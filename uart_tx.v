==> flow/design.v <==
module uart_tx(
    input   clk,rst_n,
    output   tx,
    input[7:0]tx_data,
    input   en
);
parameter clk_bps = 50_000_000;
parameter clk_en  = (clk_bps*10)/9600;
reg bps_start;
reg bit_start;
integer cnt_bps;
integer cnt_bit;
always @(posedge clk or negedge rst_n)begin
    if(!rst_n)begin
        cnt_bps<=0;
        cnt_bit<=0;
        bps_start<=0;
    end else if(cnt_bps == clk_en+2)begin
        bps_start<=1;
        cnt_bps <=0;
    end else if(cnt_bit == clk_en/10)begin
        bit_start<=1;
        cnt_bit<=0;
    end else begin
        bps_start<=0;
        bit_start<=0;
        cnt_bps<=cnt_bps+1;
        cnt_bit<=cnt_bit+1;
    end
end
reg en_1,en_0,en_2,en_pose;
always @(posedge clk)begin
        en_0<=en;
        en_1<=en_0;
        en_2<=en_1;
end
always @(posedge clk or negedge rst_n)begin
    if(!rst_n)begin
        en_pose<=0;
    end else if(en_0&!en_1&!en_2)begin
                en_pose<=1;
    end else begin
        en_pose<=0;
    end
end
integer num_bit;
reg en_bps;
always @(posedge clk or negedge rst_n)begin
    if(!rst_n)begin
        en_bps<=0;
    end else  if(en_pose)begin
        en_bps<=1;
    end else if(num_bit == 10 )begin
        en_bps<=0;
    end
end
reg tx_reg;
always @(posedge clk or negedge rst_n) begin
    if(!rst_n) begin
        num_bit <= 0;
    end else if(en_bps) begin
        if(bit_start) begin
            case (num_bit)
                0: tx_reg <= 0;
                1: tx_reg <= tx_data[0];
                2: tx_reg <= tx_data[1];
                3: tx_reg <= tx_data[2];
                4: tx_reg <= tx_data[3];
                5: tx_reg <= tx_data[4];
                6: tx_reg <= tx_data[5];
                7: tx_reg <= tx_data[6];
                8: tx_reg <= tx_data[7];
                9: tx_reg <= 1;
                default: ;  
            endcase
            num_bit <= num_bit + 1;
        end
    end else begin
        num_bit<=0;
        tx_reg<=1;
    end
end
assign tx = tx_reg;
endmodule
# ---- From RTL to reports: uart_tx
# The steps from the RTL of uart_tx to its reports follow in flow order.
# Lines are those of the file above, counted from 1.
# Library cell names are shortened.
# A cell with -- has no value.
dict set report setup {
  design {uart_tx}
  clock {clk}
  lib {sky130hd}
  lib_corner {tt_025C_1v80}
}

# ---- Word-level counts
# Counts by Yosys on the flattened word-level netlist (proc, flatten, opt, wreduce; memories kept). Register bits leave out memories and registers merged into their read ports (data or address). Print and check cells are left out. Cells with the same type and inputs are merged into one.
dict set report bits {
  regBits 103
  inputBits 11
  out_inout_bits 1
  wordCells 48
}
dict set report op_classes {
  add_sub_neg 3
  n_eq 15
  n_mux 11
  bitwise 3
  reduce_logical 6
}
# op n
set op_table {}
lappend op_table {{2-to-1 mux 32 bit} 5}
lappend op_table {{== test 32 x 3 -> 1 bit with constant B} 4}
lappend op_table {{adder 32 x 2 -> 32 bit with constant B} 3}
lappend op_table {{== test 32 x 2 -> 1 bit with constant B} 2}
lappend op_table {{== test 32 x 4 -> 1 bit with constant B} 2}
lappend op_table {{== test 32 x 1 -> 1 bit with constant B} 1}
lappend op_table {{== test 32 x 14 -> 1 bit with constant B} 1}
lappend op_table {{== test 32 x 17 -> 1 bit with constant B} 1}
lappend op_table {{== test 32 x 5 -> 1 bit with constant B} 1}
lappend op_table {{logical NOT 32 bit} 1}
lappend op_table {{inequality test 11 x 1 -> 1 bit with constant B} 1}
lappend op_table {{parallel mux 1 bit (select 10 bit)} 1}
lappend op_table {{2-to-1 mux 1 bit} 5}
lappend op_table {{inequality test 2 bit with constant B} 2}
lappend op_table {{AND reduction 3 bit} 1}
lappend op_table {{AND 1 bit} 2}
lappend op_table {{logical NOT 1 bit} 2}
lappend op_table {{AND reduction 2 bit} 1}
lappend op_table {{nonzero test 2 bit} 1}
lappend op_table {{NOT 1 bit} 1}

# ---- Depth
# Depth = most cells in a row (Yosys ltp): at word level without a register or memory, in the mapped netlist without a sequential cell, where the memories' decode and read muxes count.
dict set report depth {
  ltp_word 4
  abc_area 0
  ltp_mapped 10
  depth_no_buf 8
}

# ---- After synthesis
# Source: synth_stat.txt of the flow (Yosys; design flattened, memories mapped). It holds for the ABC_AREA given above (unset counts as 0); a run with the other value may have another netlist.
# cell n type_area_um2
set by_type {}
lappend by_type {dfrtp_1 98 2.45E+03}
lappend by_type {xor2_1 46 402.886}
lappend by_type {nor4_1 41 256.496}
lappend by_type {nand4_1 34 212.704}
lappend by_type {and2_1 29 181.424}
lappend by_type {xnor2_1 20 175.168}
lappend by_type {nand3_1 32 160.154}
lappend by_type {nand2_1 35 131.376}
lappend by_type {nor3_1 24 120.115}
lappend by_type {ha_1 9 112.608}
lappend by_type {o21ai_0 22 110.106}
lappend by_type {nor4b_1 11 96.342}
lappend by_type {nor2_1 20 75.072}
lappend by_type {and4_1 8 70.067}
lappend by_type {or4_1 9 67.565}
lappend by_type {inv_1 17 63.811}
lappend by_type {or3_1 10 62.56}
lappend by_type {a21oi_1 12 60.058}
# Not listed: further types 40, cells in them 110.
dict set report mapped {
  cells 587
  yosys_area_mm2 0.0057305
  seq_area_mm2 0.0025725
  ffs 103
  buf_cells 28
}

# ---- Timing after synthesis
# Path of least setup slack by OpenSTA after synthesis, without wires, with an ideal clock, recovery checks aside; 20% of the period is set as input and as output delay. Where synthesis merged equal registers, the netlist keeps one of their names.
dict set report synth_path {
  path_kind {register -> register}
  start {register cnt_bps[17]}
  end {register bit_start}
  period_ns 2.87
  setup_time_ns 0.242
  launch_ns 0.000
  arrival_time_ns 1.858
  required_time_ns 2.628
  path_slack_ns 0.770
  delay_ns 2.100
  driving_pins 5
  n_path_buf 1
  period_less_setup_slack_ns 2.1
}
# "delay_ns" is the arrival time less input delay plus setup time.
# "driving_pins" counts driving pins, that of a launching flip-flop among them; a cell with two outputs on the path counts twice.
# "period_less_setup_slack_ns" = period - worst setup slack (recovery checks aside). The figure is calculated, with input and output delays left at 20% of the set period.
# Between the ends stands the longest chain of elaborated cells between them, by number of cells; it is not shown to be the way that was timed. Of several equally long chains one is given.
# Each line given opens the expression or statement behind the cell; cells for indexed reads and writes are added by Yosys, which also makes memories of some case tables.
# A register here has more assigning lines than the two given.
dict set report synth_between {
  path_cell_list {dfrtp_1 or4b_1 or4_1 buf_2 and2_1}
  elab_chain_cells 3
  cells_between 3
  lines_between 1
  classes_between {eq/ne: 1; logic: 1; reduce/logical: 1}
}
# item line
set synth_lines {}
lappend synth_lines {{from (decl)} 11} ;# integer cnt_bps;
lappend synth_lines {{from (assign)} 15} ;# cnt_bps<=0;
lappend synth_lines {{from (assign)} 27} ;# cnt_bps<=cnt_bps+1;
lappend synth_lines {{== test 32 x 17 -> 1 bit} 18} ;# end else if(cnt_bps == clk_en+2)begin
lappend synth_lines {{NOT 1 bit} --}
lappend synth_lines {{AND reduction 2 bit} --}
lappend synth_lines {{to (assign)} 22} ;# bit_start<=1;
lappend synth_lines {{to (assign)} 26} ;# bit_start<=0;
lappend synth_lines {{to (decl)} 10} ;# reg bit_start;

# ---- Timing after layout
# From the final timing report of job 1: the path of least setup slack in the routed layout; clock arrival at registers is part of the times.
dict set report layout_path {
  path_kind {register -> register}
  start {register cnt_bit[13]}
  end {register cnt_bit[2]}
  period_ns 2.25
  setup_time_ns 0.10
  launch_ns 0.35
  arrival_time_ns 2.38
  required_time_ns 2.51
  path_slack_ns 0.13
  driving_pins 8
  n_path_buf 1
}
# Between the ends stands the longest chain of elaborated cells between them, by number of cells; it is not shown to be the way that was timed. Of several equally long chains one is given.
# A register here has more assigning lines than the two given.
dict set report layout_between {
  path_cell_list {dfrtp_1 nor4b_1 nand4_1 or2_1 inv_2 buf_12 o21ai_0 a22o_1}
  elab_chain_cells 2
  cells_between 2
  lines_between 1
  classes_between {eq/ne: 1; mux: 1}
}
# item line
set layout_lines {}
lappend layout_lines {{from (decl)} 12} ;# integer cnt_bit;
lappend layout_lines {{from (assign)} 16} ;# cnt_bit<=0;
lappend layout_lines {{from (assign)} 28} ;# cnt_bit<=cnt_bit+1;
lappend layout_lines {{== test 32 x 14 -> 1 bit} 21} ;# end else if(cnt_bit == clk_en/10)begin
lappend layout_lines {{2-to-1 mux 32 bit} 21}
lappend layout_lines {{to (assign)} 23} ;# cnt_bit<=0;
lappend layout_lines {{to (assign)} 28}
lappend layout_lines {{to (decl)} 12}

# Flow measurements of uart_tx on sky130hd: 2 stored runs with different settings, listed in no order. Input and output delays are each 20% of the period that was set; the output load is 0.01 pF.
# "total_power_mw" rests on the timing tool's default activity at the inputs, not on a simulated workload.
run="job 1" settings period_ns=2.25 CAP_MARGIN=20 CORE_MARGIN=2 CORE_UTILIZATION=40 SLEW_MARGIN=20
run="job 1" results ys_area_mm2=0.0057305 tns_setup_ns=0.000 final_cell_area_mm2=0.00655 total_power_mw=3.470 dieArea_mm2=0.0152992 setup_ws_ns=0.128
run="job 2" settings period_ns=3.27 CORE_UTILIZATION=63 SETUP_SLACK_MARGIN=0.3 CORE_ASPECT_RATIO=1.08 GPL_TIMING_DRIVEN=1 CTS_CLUSTER_SIZE=65 CTS_CLUSTER_DIAMETER=48 CAP_MARGIN=0 CORE_MARGIN=2 SLEW_MARGIN=20
run="job 2" results total_power_mw=2.258 dieArea_mm2=0.0098753 tns_setup_ns=0.000 ys_area_mm2=0.0057305 final_cell_area_mm2=0.0061496 setup_ws_ns=0.718
