==> flow/design.v <==
module mid_seg(
    input clk,rst_n,
    input [7:0]num,
    output reg[6:0]ctrl,
    output [7:0]seg_out
);
    reg [25:0] cnt;  
    reg sign;
    always @(posedge clk) begin
if(!rst_n)begin
cnt <=0;
end else if(cnt == 49999) begin  
            cnt <= 0;           
            sign <= 1;        
        end else begin
            sign <= 0;     
            cnt = cnt+1;
        end
    end
reg pla;
reg[3:0]num_show;
always @(posedge clk or negedge rst_n) begin
    if(!rst_n)begin
        pla <= 0;
        ctrl<=0;
        num_show<=0;
    end else if(sign)begin
        case (pla)
            0: begin
                pla<=1;
                ctrl <= 6'b111110;
                num_show<=num[3:0];
            end
            1:begin
                pla<=0;
                ctrl <= 6'b111101;
                num_show<=num[7:4];
            end
        endcase
        end
end
seg uut(
    .clk(clk),
    .rst_n(rst_n),
    .num(num_show),
    .seg(seg_out)
);
endmodule
module seg(
    input clk,rst_n,
    input[4:0]  num,
    output reg[7:0]seg
);
always @(posedge clk or negedge rst_n) begin
    if(!rst_n)begin
        seg =   8'b1001_1001;
    end else 
        case(num)
			4'b0000: seg =   8'b1100_0000;
			4'b0001: seg =   8'b1111_1001;
			4'b0010: seg =   8'b1010_0100;
			4'b0011: seg =   8'b1011_0000;
			4'b0100: seg =   8'b1001_1001;
			4'b0101: seg =   8'b1001_0010;
			4'b0110: seg =   8'b1000_0010;
			4'b0111: seg =   8'b1111_1000;
			4'b1000: seg =   8'b1000_0000;
			4'b1001: seg =   8'b1001_0000;
			4'b1010: seg =   8'b1000_1000;
            4'b1011: seg =   8'b1000_0011;
            4'b1100: seg =    8'b1100_0110;
            4'b1101: seg =    8'b1010_0001;
            4'b1110: seg =   8'b1000_0110;
            4'b1111: seg =   8'b1000_1110;
			default:seg =     8'b11111111;
       endcase
end
endmodule
======== From RTL to reports: mid_seg ========
The steps from the RTL of mid_seg to its reports follow in flow order.
Lines are those of the file above, counted from 1.
Operators: Yosys type, input widths -> output width; for muxes data width and select width s.
Library cell names are shortened.
A cell with n/a has no value.
set-up
  top ..................................... mid_seg
  clock ................................... clk
  library ................................. sky130hd
  corner .................................. tt_025C_1v80

======== Elaborated design ========
Source: Yosys, flattened and elaborated, memories not mapped. Widths are those after wreduce. Registers that Yosys merges into a memory's read port (data or address) are not register bits. Print and check cells do not count. Equal cells are merged and count once.
Memory sizes are those after Yosys's memory passes, which may raise the word count (mostly to a power of two), join words into wider ones and drop unused or constant bits.
word-level totals
  register bits after elaboration ......... 47
  ROM bits ................................ 112
  word width x clocked read ports ......... 7
  memories kept ........................... 1
  bits of input ports ..................... 10
  output and inout bits ................... 15
  word-level cells ........................ 17
cells by class
  add/sub/neg operators ................... 1
  eq/ne operators ......................... 1
  multiplexer cells ....................... 4
  bitwise operators ....................... 2
  reductions and logical operators ........ 2
memories
  name             words  width  read ports  wr ports  line  source
  (no name shown)  16     7      1           0         58    case(num)
operator list
  cell                   number
  $add 26x1->26 const B  1
  $eq 26x16->1 const B   1
  $pmux 7 s2             1
  $pmux 4 s2             1
  $not 1->1              2
  $reduce_or 2->1        1
  $pmux 1 s2             1
  $logic_not 1->1        1
  $mux 1                 1

======== Logic depth ========
Longest topological path by Yosys (ltp), each cell counted once; first at word level (registers and memories cut), then after technology mapping (sequential cells cut; the memories' decode and read muxes count).
depth
  depth after elaboration ................. 2
  ABC_AREA ................................ 0
  depth in mapped cells ................... 6
  gate-level depth less buffers ........... 5

======== Synthesis result ========
Source: synth_stat.txt of the flow (Yosys; design flattened, memories mapped). It holds for the ABC_AREA given above (unset counts as 0); a run with the other value may have another netlist.
The area totals of this step are shown rounded.
cell types
  cell      number  area in all (um^2)
  dfxtp_1   26      520.499
  dfrtp_1   11      275.264
  nor2_1    28      105.101
  mux2i_1   9       90.086
  ha_1      7       87.584
  nand4_1   13      81.328
  dfstp_2   3       78.826
  xnor2_1   9       78.826
  a21oi_1   15      75.072
  xor2_1    7       61.309
  nor4_1    8       50.048
  buf_4     6       45.043
  and4_1    5       43.792
  nand3_1   7       35.034
  nand2_1   9       33.782
  edfxtp_1  1       30.029
  inv_1     8       30.029
  nor3_1    5       25.024
Not listed: further types 26, cells in them 47.
synthesis totals
  mapped cells ............................ 224
  mapped area ............................. 2,074 um^2
  sequential area ......................... 904.6 um^2
  mapped flip-flops ....................... 41
  buffer cells ............................ 15
By module: a second synthesis without flattening, with its own total; a netlist apart from the flattened one above.
unflattened totals
  cells (unflattened synthesis) ........... 213
  area (unflattened synthesis) ............ 2,151 um^2
Each row is one instance without its submodules.
modules
  module   instances  cells  area (um^2)  seq. area (um^2)
  mid_seg  1          170    1,664        725.7
  seg      1          43     486.7        178.9

======== Path before layout ========
Source: OpenSTA report_checks on the synthesized netlist (no wires, ideal clock, input and output delay 20% of the period each), path of least setup slack; recovery checks are left aside. Register names are those of the netlist, which keeps one name where synthesis merged equal registers.
path after synthesis
  path type ............................... reg-to-reg
  start point ............................. reg cnt[0]
  end point ............................... reg cnt[18]
  clock period ............................ 1.84 ns
  setup time .............................. 0.070 ns
  launch time at the first pin ............ 0.000 ns
  arrival ................................. 1.693 ns
  required time ........................... 1.770 ns
  slack ................................... 0.077 ns
  path delay .............................. 1.763 ns
  stages .................................. 6
  buffers on the path ..................... 0
  synthesis period reached ................ 1.763 ns
"path delay" is the arrival time less input delay plus setup time.
"stages": output pins that drive a net of the path, with the launching flip-flop's if there is one; two outputs of one cell count as two.
"synthesis period reached" = period - worst setup slack (recovery checks aside). The figure is calculated, with input and output delays left at 20% of the set period.
The rows between start and end are the longest chain of elaborated cells between them; the timing report does not say that the signal goes this way. Where chains are equally long, one stands for them.
A line is the first line of the expression or statement that the cell stems from. Yosys adds cells for indexed reads and writes and turns some case tables into memories.
At most two assigning lines are given for a register; there are more.
between the ends, after synthesis
  path through ............................ dfxtp_1 > ha_1 > nand3_1 > or3_4 > or4_1 > a21oi_1
  cells in the longest elaborated chain ... 2
  elaborated cells between the ends (all ways) .. 3
  RTL lines with such cells ............... 2
  those cells by class .................... add/sub: 1; eq/ne: 1; reduce/logical: 1
ends and longest elaborated chain, after synthesis
  item             line  source
  start, declared  7     reg [25:0] cnt;
  start, assigned  11    cnt <=0;
  start, assigned  17    cnt = cnt+1;
  $eq 26x16->1     12    end else if(cnt == 49999) begin
  $reduce_or 2->1  n/a
  end, assigned    11
  end, assigned    17
  end, declared    7

======== Path in the finished layout ========
From the final timing report of stored run 2: the path of least setup slack in the routed layout; clock arrival at registers is part of the times.
path post-layout
  path type ............................... reg-to-output
  start point ............................. reg ctrl[1]
  end point ............................... out ctrl[1]
  clock period ............................ 2.66 ns
  output delay ............................ 0.53 ns
  launch time at the first pin ............ 0.29 ns
  arrival ................................. 1.41 ns
  required time ........................... 2.13 ns
  slack ................................... 0.72 ns
  stages .................................. 2
  buffers on the path ..................... 1
At most two assigning lines are given for a register; there are more.
between the ends, post-layout
  path through ............................ dfrtp_1 > clkdlybuf4s50_1
  cells in the longest elaborated chain ... 0
  elaborated cells between the ends (all ways) .. 0
  RTL lines with such cells ............... 0
ends and longest elaborated chain, post-layout
  item             line  source
  start, declared  4     output reg[6:0]ctrl,
  start, assigned  25    ctrl<=0;
  start, assigned  31    ctrl <= 6'b111110;
  end, declared    4

Subject: mid_seg on sky130hd, stored results

Hello all,

Design mid_seg on sky130hd. What follows are 2 stored runs of the flow, each under its own settings; their order means nothing. The constraints put input and output delay at 20% of the set period each and load the outputs with 0.01 pF.
"reached clock period": clock period set for the run, less the worst setup slack. It is reckoned from that one timing run; input and output delays stay at 20% of the period that was set.
"allowed time less slack (worst setup path)": the worst setup path's part of the clock period (all of it between registers, 20% less for each end at a port) less its slack. A launch clock that arrives late makes it longer, a capture clock that arrives late makes it shorter.
Results are given in rounded form.

---- stored run 1 ----
settings
  period_ns = 1.68
  CORE_UTILIZATION = 55
  CORE_ASPECT_RATIO = 1.16
  CORE_MARGIN = 10
  CELL_PAD_IN_SITES_GLOBAL_PLACEMENT = 2
  TNS_END_PERCENT = 100
  GPL_ROUTABILITY_DRIVEN = 0
  CTS_CLUSTER_DIAMETER = 359
  CAP_MARGIN = 20
  SLEW_MARGIN = 20
results
  no results, placement failed with GPL-0301

---- stored run 2 ----
settings
  period_ns = 2.66
  CORE_UTILIZATION = 56
  PLACE_DENSITY_LB_ADDON = 0.28
  HOLD_SLACK_MARGIN = 0.29
  CORE_ASPECT_RATIO = 0.94
  TNS_END_PERCENT = 100
  CTS_CLUSTER_SIZE = 97
  CTS_CLUSTER_DIAMETER = 295
  SLEW_MARGIN = 0
  MAX_ROUTING_LAYER = met4
  CAP_MARGIN = 20
  CORE_MARGIN = 2
results
  setup slack of the critical path ........ 0.719 ns
  total die area .......................... 4,207 um^2
  final utilization ....................... 0.673
  chip area in the Yosys report ........... 2,074 um^2
  standard-cell area of the final layout .. 2,389 um^2
  allowed time less slack (worst setup path) .. 1.41 ns
  type of the worst setup path ............ reg-to-output
  worst hold slack after layout ........... 0.475 ns
  reached clock period .................... 1.941 ns
  setup TNS ............................... 0.000 ns

Thanks
