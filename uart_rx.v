==> flow/design.v <==
module uart_rx(
    input   clk,rst_n,
    input   rx,
    output  [7:0]rx_data_out,
    output  reg rx_done
);
parameter clk_bps = 50_000_000;
parameter clk_en  = (clk_bps*10)/9600;
reg bps_start;
reg bit_start;
reg en_bpss;
integer cnt_bps;
integer cnt_bit;
reg half;
integer num_bit;
reg rx_en;
always @(posedge clk ) begin
    if(!rx_en) begin
        cnt_bps <= 0;
        bps_start <= 0;
        half<=0;
    end else if(cnt_bps == (clk_en/20)) begin
        half <= 1;
        cnt_bps <= 0;
    end else if(num_bit == 8 )begin
        half <= 0;
    end else begin
        cnt_bps <= cnt_bps + 1;
    end
end
always @(posedge clk or negedge half) begin
    if(!half) begin
        en_bpss<=0;
        bit_start <= 0;
        cnt_bit<=0;
    end else if(cnt_bit == (clk_en/10) + 1) begin
        bit_start <= 1;
        cnt_bit <= 0;
    end else begin
        bit_start <= 0;
        cnt_bit <= cnt_bit + 1;
    end
end
reg rx_reg0,rx_reg1;
always @(posedge clk) begin
    rx_reg0<=rx;
    rx_reg1<=rx_reg0;
end
always @(posedge clk or negedge rst_n) begin
    if(!rst_n)begin
        rx_en<=0;
        rx_done<=0;
    end else if(!rx&rx_reg0)begin
        rx_en<=1;
    end else    if(num_bit == 8 )begin
        rx_en<=0;
        rx_done<=1;
    end else
        rx_done<=0;
end
reg [7:0] rx_data;
always @(posedge clk or negedge rst_n) begin
    if(!rst_n) begin
        num_bit <= 0;
        rx_data<=0;
    end else if(rx_en) begin
        if(bit_start) begin
            case (num_bit)
                0: rx_data[0] <= rx;
                1: rx_data[1] <= rx;
                2: rx_data[2] <= rx;
                3: rx_data[3] <= rx;
                4: rx_data[4] <= rx;
                5: rx_data[5] <= rx;
                6: rx_data[6] <= rx;
                7: begin 
                    rx_data[7] <= rx;
                end
            endcase
            num_bit <= num_bit + 1;
        end
    end else begin
        rx_done<=0;
        num_bit <= 0;
    end
end
assign rx_data_out = rx_data;
endmodule
---- Reports on uart_rx ----
What the tools print for uart_rx, step after step.
Lines are those of the file above, counted from 1.
Cell names lack the library's common part.
A cell with - has no value.
inputs
  top module .............................. uart_rx
  clock ................................... clk
  standard-cell library ................... sky130hd
  timing corner ........................... tt_025C_1v80

---- Word level ----
Yosys after proc, flatten, opt, wreduce and memory -nomap, before mapping. Memory bits, and registers merged into a memory's read port (data or address), are not among the register bits. Print and check cells are not counted. Equal cells are merged and count once.
word-level totals
  output and inout port bits .............. 9
  elaborated cells ........................ 51
  flip-flop bits (word level) ............. 108
operators by class
  reductions and logical operators ........ 13
  add/sub/neg operators ................... 3
  equality and inequality tests ........... 11
  bitwise logic cells ..................... 2
  muxes and demuxes ....................... 7
operator list
  kind                                            count
  equality test 32 x 3 -> 1 bit with constant B   4
  adder 32 x 2 -> 32 bit with constant B          3
  2-to-1 mux 32 bit                               3
  equality test 32 x 2 -> 1 bit with constant B   2
  equality test 32 x 1 -> 1 bit with constant B   1
  equality test 32 x 13 -> 1 bit with constant B  1
  equality test 32 x 14 -> 1 bit with constant B  1
  equality test 32 x 5 -> 1 bit with constant B   1
  logical NOT 32 bit                              1
  AND reduction 3 bit                             8
  nonzero test 2 bit                              2
  2-to-1 mux 1 bit                                4
  inequality test 2 bit with constant B           1
  OR reduction 2 bit                              1
  bitwise AND 1 bit                               1
  inverter 1 bit                                  1
  logical NOT 1 bit                               1

---- Logic depth ----
Depth = most cells in a row (Yosys ltp): at word level without a register or memory, in the mapped netlist without a sequential cell, where the memories' decode and read muxes count.
logic depth
  word-level depth ........................ 3
  ABC_AREA ................................ 0
  depth in mapped cells ................... 8

---- Mapped cells and area ----
Source: synth_stat.txt of the flow (Yosys; design flattened, memories mapped). It holds for the ABC_AREA given above (unset counts as 0); a run with the other value may have another netlist.
cell types
  type      count  total area (sq um)
  dfrtp_1   74     1.85E+03
  dfxtp_1   34     680.653
  xor2_1    33     289.027
  xnor2_1   26     227.718
  nor2_1    50     187.68
  nand2_1   49     183.926
  nand3_1   35     175.168
  nand4_1   28     175.168
  or4_1     21     157.651
  a21oi_1   25     125.12
  and4_1    13     113.859
  ha_1      8      100.096
  mux2_1    8      90.086
  o31ai_1   12     90.086
  nor4_1    12     75.072
  or3_1     11     68.816
  o211ai_1  9      67.565
  nor4_4    3      63.811
Not listed: further types 38, cells in them 99.
mapped netlist
  cells in the netlist .................... 550
  flip-flops .............................. 108
  sequential area ......................... 0.0025324 sq mm
  cell area after synthesis ............... 0.0054127 sq mm
  buffers ................................. 15

---- Worst setup path after synthesis ----
Path of least setup slack by OpenSTA after synthesis, without wires, with an ideal clock, recovery checks aside; 20% of the period is set as input and as output delay. Where synthesis merged equal registers, the netlist keeps one of their names.
path post-synthesis
  path type ............................... reg2reg
  start ................................... register num_bit[0]
  end ..................................... register num_bit[28]
  slack ................................... 0.092 ns
  stages on the path ...................... 7
  setup time .............................. 0.066 ns
  path buffers ............................ 0
  data arrival time ....................... 1.872 ns
  path delay .............................. 1.938 ns
  period .................................. 2.03 ns
  synthesis period reached ................ 1.938 ns
"path delay" is the arrival time less input delay plus setup time.
"stages on the path" counts driving pins, that of a launching flip-flop among them; a cell with two outputs on the path counts twice.
"synthesis period reached" is the clock period less the worst setup slack; recovery checks do not enter. This is arithmetic on one report: input and output delays are still those of the set period (20% each).
The rows between start and end are the longest chain of elaborated cells between them; the timing report does not say that the signal goes this way. Where chains are equally long, one stands for them.
A line is the first line of the expression or statement that the cell stems from. Yosys adds cells for indexed reads and writes and turns some case tables into memories.
At most two assigning lines are given for a register; there are more.
on the way, post-synthesis
  path through ............................ dfrtp_1 ha_1 nand3_1 nor4_4 nand4_4 or4_1 nand2_1
  length of the longest elaborated chain .. 3
  elaborated cells between the ends (all ways) .. 3
  source lines of those cells ............. 3
  classes of those cells .................. add/sub: 1; mux: 2
ends and longest elaborated chain, post-synthesis
  what                    line  text
  start, declared         15    integer num_bit;
  start, assigned         64    num_bit <= 0;
  start, assigned         80    num_bit <= num_bit + 1;
  adder 32 x 2 -> 32 bit  80
  2-to-1 mux 32 bit       67    if(bit_start) begin
  2-to-1 mux 32 bit       66    end else if(rx_en) begin
  end, assigned           64
  end, assigned           80
  end, declared           15

---- Worst path after layout ----
Path of least setup slack in the final report of flow run 1 (OpenROAD, finished layout, wires in). Where an end is a register, its clock arrival counts in the times.
path after layout
  path type ............................... reg2reg
  start ................................... register num_bit[18]
  end ..................................... register rx_data[1]
  setup time .............................. 0.11 ns
  slack ................................... 0.13 ns
  period .................................. 2.26 ns
  stages on the path ...................... 7
  data arrival time ....................... 2.39 ns
  path buffers ............................ 1
The rows between start and end are the longest chain of elaborated cells between them; the timing report does not say that the signal goes this way. Where chains are equally long, one stands for them.
At most two assigning lines are given for a register; there are more.
on the way, after layout
  path through ............................ dfrtp_1 nor4_1 nand4_1 buf_4 nor4_4 nand2_1 mux2_1
  length of the longest elaborated chain .. 2
  elaborated cells between the ends (all ways) .. 2
  source lines of those cells ............. 1
  classes of those cells .................. eq/ne: 1; reduce/logical: 1
ends and longest elaborated chain, after layout
  what                           line  text
  start, declared                15    integer num_bit;
  start, assigned                64    num_bit <= 0;
  start, assigned                80    num_bit <= num_bit + 1;
  equality test 32 x 1 -> 1 bit  68    case (num_bit)
  AND reduction 3 bit            -
  end, assigned                  65    rx_data<=0;
  end, assigned                  70    1: rx_data[1] <= rx;
  end, declared                  61    reg [7:0] rx_data;

## Implementation results

Settings and measured results of 2 stored flow runs for module uart_rx (sky130hd), not sorted in any way. The constraints put input and output delay at 20% of the set period each and load the outputs with 0.01 pF.
"clock period achieved" means the clock period less the worst setup slack. The figure is calculated, with input and output delays left at 20% of the set period.
By "allowed time less slack (worst setup path)" is meant the share of the clock period that the worst setup path is allowed (20% is reserved at inputs, 20% at outputs), minus its slack. Clock arrival times at its registers enter into it.
"power consumption": no workload was simulated; the value follows from the tool's default switching activity.

---- flow run 1 ----
settings
  period_ns = 2.26
  CORE_UTILIZATION = 62
  PLACE_DENSITY = 0.85
  CORE_ASPECT_RATIO = 0.88
  CELL_PAD_IN_SITES_GLOBAL_PLACEMENT = 1
  ABC_AREA = 0
  GPL_ROUTABILITY_DRIVEN = 0
  CTS_CLUSTER_SIZE = 66
  CTS_CLUSTER_DIAMETER = 344
  MAX_ROUTING_LAYER = met4
  CAP_MARGIN = 20
  CORE_MARGIN = 2
  SLEW_MARGIN = 20
results
  setup slack of the critical path ........ 0.133 ns
  standard-cell area after routing ........ 0.0059369 sq mm
  post-route setup TNS .................... 0.000 ns
  mapped cell area after synthesis ........ 0.0054127 sq mm
  utilization after layout ................ 71.2%
  clock period achieved ................... 2.127 ns
  allowed time less slack (worst setup path) .. 2.13 ns
  type of the worst setup path ............ reg2reg
  power consumption ....................... 3.064 mW
  die size ................................ 0.0094949 sq mm

---- flow run 2 ----
settings
  period_ns = 1.86
  CORE_UTILIZATION = 61
  PLACE_DENSITY_LB_ADDON = 0.14
  CORE_MARGIN = 10
  CELL_PAD_IN_SITES_GLOBAL_PLACEMENT = 0
  ABC_AREA = 1
  CAP_MARGIN = 20
  SLEW_MARGIN = 20
results
  setup slack of the critical path ........ 0.129 ns
  standard-cell area after routing ........ 0.0069592 sq mm
  post-route setup TNS .................... 0.000 ns
  mapped cell area after synthesis ........ 0.0063786 sq mm
  utilization after layout ................ 67.7%
  clock period achieved ................... 1.731 ns
  allowed time less slack (worst setup path) .. 1.73 ns
  type of the worst setup path ............ reg2reg
  power consumption ....................... 3.669 mW
  die size ................................ 0.0149475 sq mm
